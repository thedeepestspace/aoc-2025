==> flow/design.v <==
module flag_fifo
  #(parameter int unsigned DEPTH   = 4
  , parameter int unsigned ADDR_W  = DEPTH <= 1 ? 1 : $clog2(DEPTH)
  , parameter int unsigned COUNT_W = DEPTH <= 1 ? 1 : $clog2(DEPTH + 1)
  )
  ( input var logic clk
  , input var logic rst_n
  , input var logic push
  , input var logic push_data
  , input  var logic pop
  , output var logic pop_data
  );
  logic [DEPTH -1:0]   mem;
  logic [ADDR_W -1:0]  read_addr;
  logic [ADDR_W -1:0]  write_addr;
  logic [COUNT_W -1:0] count;
  logic empty;
  logic full;
  assign empty = count == '0;
  assign full  = count == COUNT_W'(DEPTH);
  always_ff @ (posedge clk)
    if (!rst_n)             pop_data <= '0;
    else if (pop && !empty) pop_data <= mem[read_addr];
    else                    pop_data <= pop_data;
  always_ff @ (posedge clk)
    if (!rst_n)             read_addr <= '0;
    else if (pop && !empty) read_addr <= read_addr + 1'b1;
    else                    read_addr <= read_addr;
  always_ff @ (posedge clk)
    if (!rst_n)             write_addr <= '0;
    else if (push && !full) write_addr <= write_addr + 1'b1;
    else                    write_addr <= write_addr;
  always_ff @ (posedge clk)
    if (!rst_n)             count <= '0;
    else if (pop && !empty) count <= count - 1'b1;
    else if (push && !full) count <= count + 1'b1;
    else                    count <= count;
  always_ff @ (posedge clk)
    if (!rst_n)             mem             <= '0;
    else if (push && !full) mem[write_addr] <= push_data;
    else                    mem             <= mem;
endmodule
* Reports on flag_fifo *
Tool output for the design above, in the order of the flow.
Lines are those of the file above, counted from 1.
Cell names lack the library's common part.
A cell with - has no value.

design
  top module = flag_fifo
  clock input = clk
  standard-cell library = sky130hd
  library corner = tt_025C_1v80

* After elaboration *
Counts by Yosys on the flattened word-level netlist (proc, flatten, opt, wreduce; memories kept). Register bits leave out memories and registers merged into their read ports (data or address). Print and check cells are left out. Cells with the same type and inputs are merged into one.

cells by class
  add/sub/neg operators = 5
  equality and inequality tests = 1
  shift operators = 3
  mux-type cells = 2
  bitwise operators = 3
  reduce/logical cells = 6

operator list
  cell                                           count
  two-way mux 3 bit                              2
  variable shift 1 x 3 -> 4 bit                  1
  variable shift 1 x 3 -> 4 bit with constant A  1
  adder 2 x 1 -> 2 bit with constant B           2
  variable part select 4 x 2 -> 1 bit            1
  AND 4 bit                                      1
  bitwise OR 4 bit                               1
  NOT 4 bit                                      1
  negation 2 -> 3 bit                            1
  adder 3 x 1 -> 3 bit with constant B           1
  subtractor 3 x 1 -> 3 bit with constant B      1
  == test 3 bit with constant B                  1
  logical NOT 3 bit                              1
  logical AND 1 bit                              2
  logical NOT 1 bit                              2
  nonzero test 2 bit                             1

storage and ports
  register bits after elaboration = 12
  input bits = 5
  output and inout bits = 1
  word-level cells = 25

* Longest topological paths *
Yosys ltp: most cells in a row. Word level: on the elaborated netlist, between registers, memories and ports. Mapped: between sequential cells and ports; inverters and the memories' decode and read muxes count.

logic depth
  depth in word-level cells = 5
  ABC_AREA = 0
  depth in mapped cells = 6
  depth with buffers taken out = 5

* Synthesis result *
The flow's flattened synthesis, as Yosys stat reports it; memories are mapped. The netlist is that of the ABC_AREA named above (0 if unset); the other value can give another one.
The area totals of this step are shown rounded.

cell types
  type      count  total area (µm²)
  dfxtp_1   12     240.23
  ha_1      5      62.56
  inv_1     10     37.536
  o31ai_2   2      25.024
  mux4_2    1      22.522
  a21oi_1   4      20.019
  fa_1      1      20.019
  mux2i_1   2      20.019
  o311a_1   2      20.019
  nand2b_1  3      18.768
  nor2_1    5      18.768
  nor3b_4   1      18.768
  o311ai_0  2      17.517
  xor2_1    2      17.517
  nand3_1   3      15.014
  o21ai_0   3      15.014
  a31oi_2   1      12.512
  mux2_2    1      11.261

Not listed: further types 15, cells in them 18.

mapped netlist
  cells in the netlist = 78
  cell area after synthesis = 728 µm²
  flip-flop cells = 12
  buffers = 3

* Timing after synthesis *
OpenSTA on the mapped netlist: ideal clock, no wires. The path of least setup slack (recovery checks aside). Input and output delay are each 20% of the period. Register names are those of the netlist, which keeps one name where synthesis merged equal registers.

path after synthesis
  kind = register -> register
  start = register count[0]
  end = register count[1]
  period = 1.97 ns
  library setup time = 0.070 ns
  launch time at the first pin = 0.000 ns
  arrival = 1.549 ns
  required time = 1.900 ns
  path slack = 0.351 ns
  path delay = 1.619 ns
  stages = 7
  synthesis period reached = 1.619 ns

"path delay" = arrival - input delay + setup time.
"stages" counts driving pins, that of a launching flip-flop among them; a cell with two outputs on the path counts twice.
"synthesis period reached" is the clock period less the worst setup slack; recovery checks do not enter. This is arithmetic on one report: input and output delays are still those of the set period (20% each).
The rows between start and end are the longest chain of elaborated cells between them; the timing report does not say that the signal goes this way. Where chains are equally long, one stands for them.
Each line given opens the expression or statement behind the cell; cells for indexed reads and writes are added by Yosys, which also makes memories of some case tables.
A register here has more assigning lines than the two given.

between the ends, after synthesis
  cell sequence = dfxtp_1 buf_2 o31ai_2 fa_1 o21ai_0 nand2_1 a21oi_1
  length of the longest elaborated chain = 5
  elaborated cells between the ends (all ways) = 11
  classes of those cells = 2 x add/sub; 1 x eq/ne; 2 x mux; 6 x reduce/logical

ends and longest elaborated chain, after synthesis
  what               RTL line  RTL
  from (decl)        16        logic [COUNT_W -1:0] count;
  from (assign)      35        else if (pop && !empty) count <= count - 1'b1;
  from (assign)      36        else if (push && !full) count <= count + 1'b1;
  == test 3 bit      20        assign full  = count == COUNT_W'(DEPTH);
  logical NOT 1 bit  36
  logical AND 1 bit  36
  two-way mux 3 bit  36
  two-way mux 3 bit  35
  to (assign)        35
  to (assign)        36
  to (decl)          16

* Path in the finished layout *
Path of least setup slack in the final report of flow run A (OpenROAD, finished layout, wires in). Where an end is a register, its clock arrival counts in the times.

path post-layout
  kind = input -> register
  start = input port pop
  end = register count[2]
  period = 2.28 ns
  input delay = 0.46 ns
  library setup time = 0.06 ns
  launch time at the first pin = 0.46 ns
  arrival = 2.00 ns
  required time = 2.45 ns
  path slack = 0.45 ns
  stages = 6

The rows between start and end are the longest chain of elaborated cells between them; the timing report does not say that the signal goes this way. Where chains are equally long, one stands for them.
A register here has more assigning lines than the two given.

between the ends, post-layout
  cell sequence = clkdlybuf4s50_1 o31ai_2 fa_1 o311a_1 a31oi_2 mux2i_1
  length of the longest elaborated chain = 2
  elaborated cells between the ends (all ways) = 3
  classes of those cells = 1 x mux; 2 x reduce/logical

ends and longest elaborated chain, post-layout
  what               RTL line  RTL
  from (decl)        10        , input  var logic pop
  logical AND 1 bit  35        else if (pop && !empty) count <= count - 1'b1;
  two-way mux 3 bit  35
  to (assign)        35
  to (assign)        36        else if (push && !full) count <= count + 1'b1;
  to (decl)          16        logic [COUNT_W -1:0] count;

# Flow runs of flag_fifo

Measured data: module flag_fifo, platform sky130hd, 2 stored runs of the flow under differing settings, order arbitrary. Input and output delays are each 20% of the period that was set; the output load is 0.01 pF.
By "achieved clock period" is meant the clock period of the run minus its worst setup slack. This is arithmetic on one report: input and output delays are still those of the set period (20% each).
"worst setup path time" is the time allowed to the run's worst setup path (the clock period less input and output delay, where it has them) less its slack. Clock arrival times count: a late capture clock shortens it, a late launch clock lengthens it.
By "total power of the final layout" is meant OpenSTA's value without simulated activity: inputs other than the clock are taken to toggle once in ten clock periods, and the tool carries that through the logic.
The results are shown rounded.
A setting shown as n/a is not set for that run.

setting or result                      flow run A         flow run B
period_ns                              2.28               1.21
CORE_UTILIZATION                       19                 54
PLACE_DENSITY_LB_ADDON                 0.13               0.26
HOLD_SLACK_MARGIN                      0.06               -0.05
GPL_ROUTABILITY_DRIVEN                 1                  0
CTS_CLUSTER_SIZE                       44                 86
CTS_CLUSTER_DIAMETER                   354                175
MIN_ROUTING_LAYER                      met2               n/a
CAP_MARGIN                             20                 20
CORE_MARGIN                            2                  10
SLEW_MARGIN                            20                 35
CORE_ASPECT_RATIO                      n/a                1.54
ABC_AREA                               n/a                0
GPL_TIMING_DRIVEN                      n/a                1
MAX_ROUTING_LAYER                      n/a                met4
std-cell area (final layout) (µm²)     882                1210
die size (µm²)                         4340               3250
worst setup path time (ns)             1.37               1.44
worst path kind                        input -> register  register -> register
Yosys chip area after synthesis (µm²)  728                728
achieved clock period (ns)             1.831              1.444
worst hold slack after layout (ns)     0.473              0.516
utilization after layout (%)           24.1               94.6
smallest setup slack (ns)              0.449              -0.234
summed negative setup slack (ns)       0.000              -1.42
total power of the final layout (µW)   781                2130
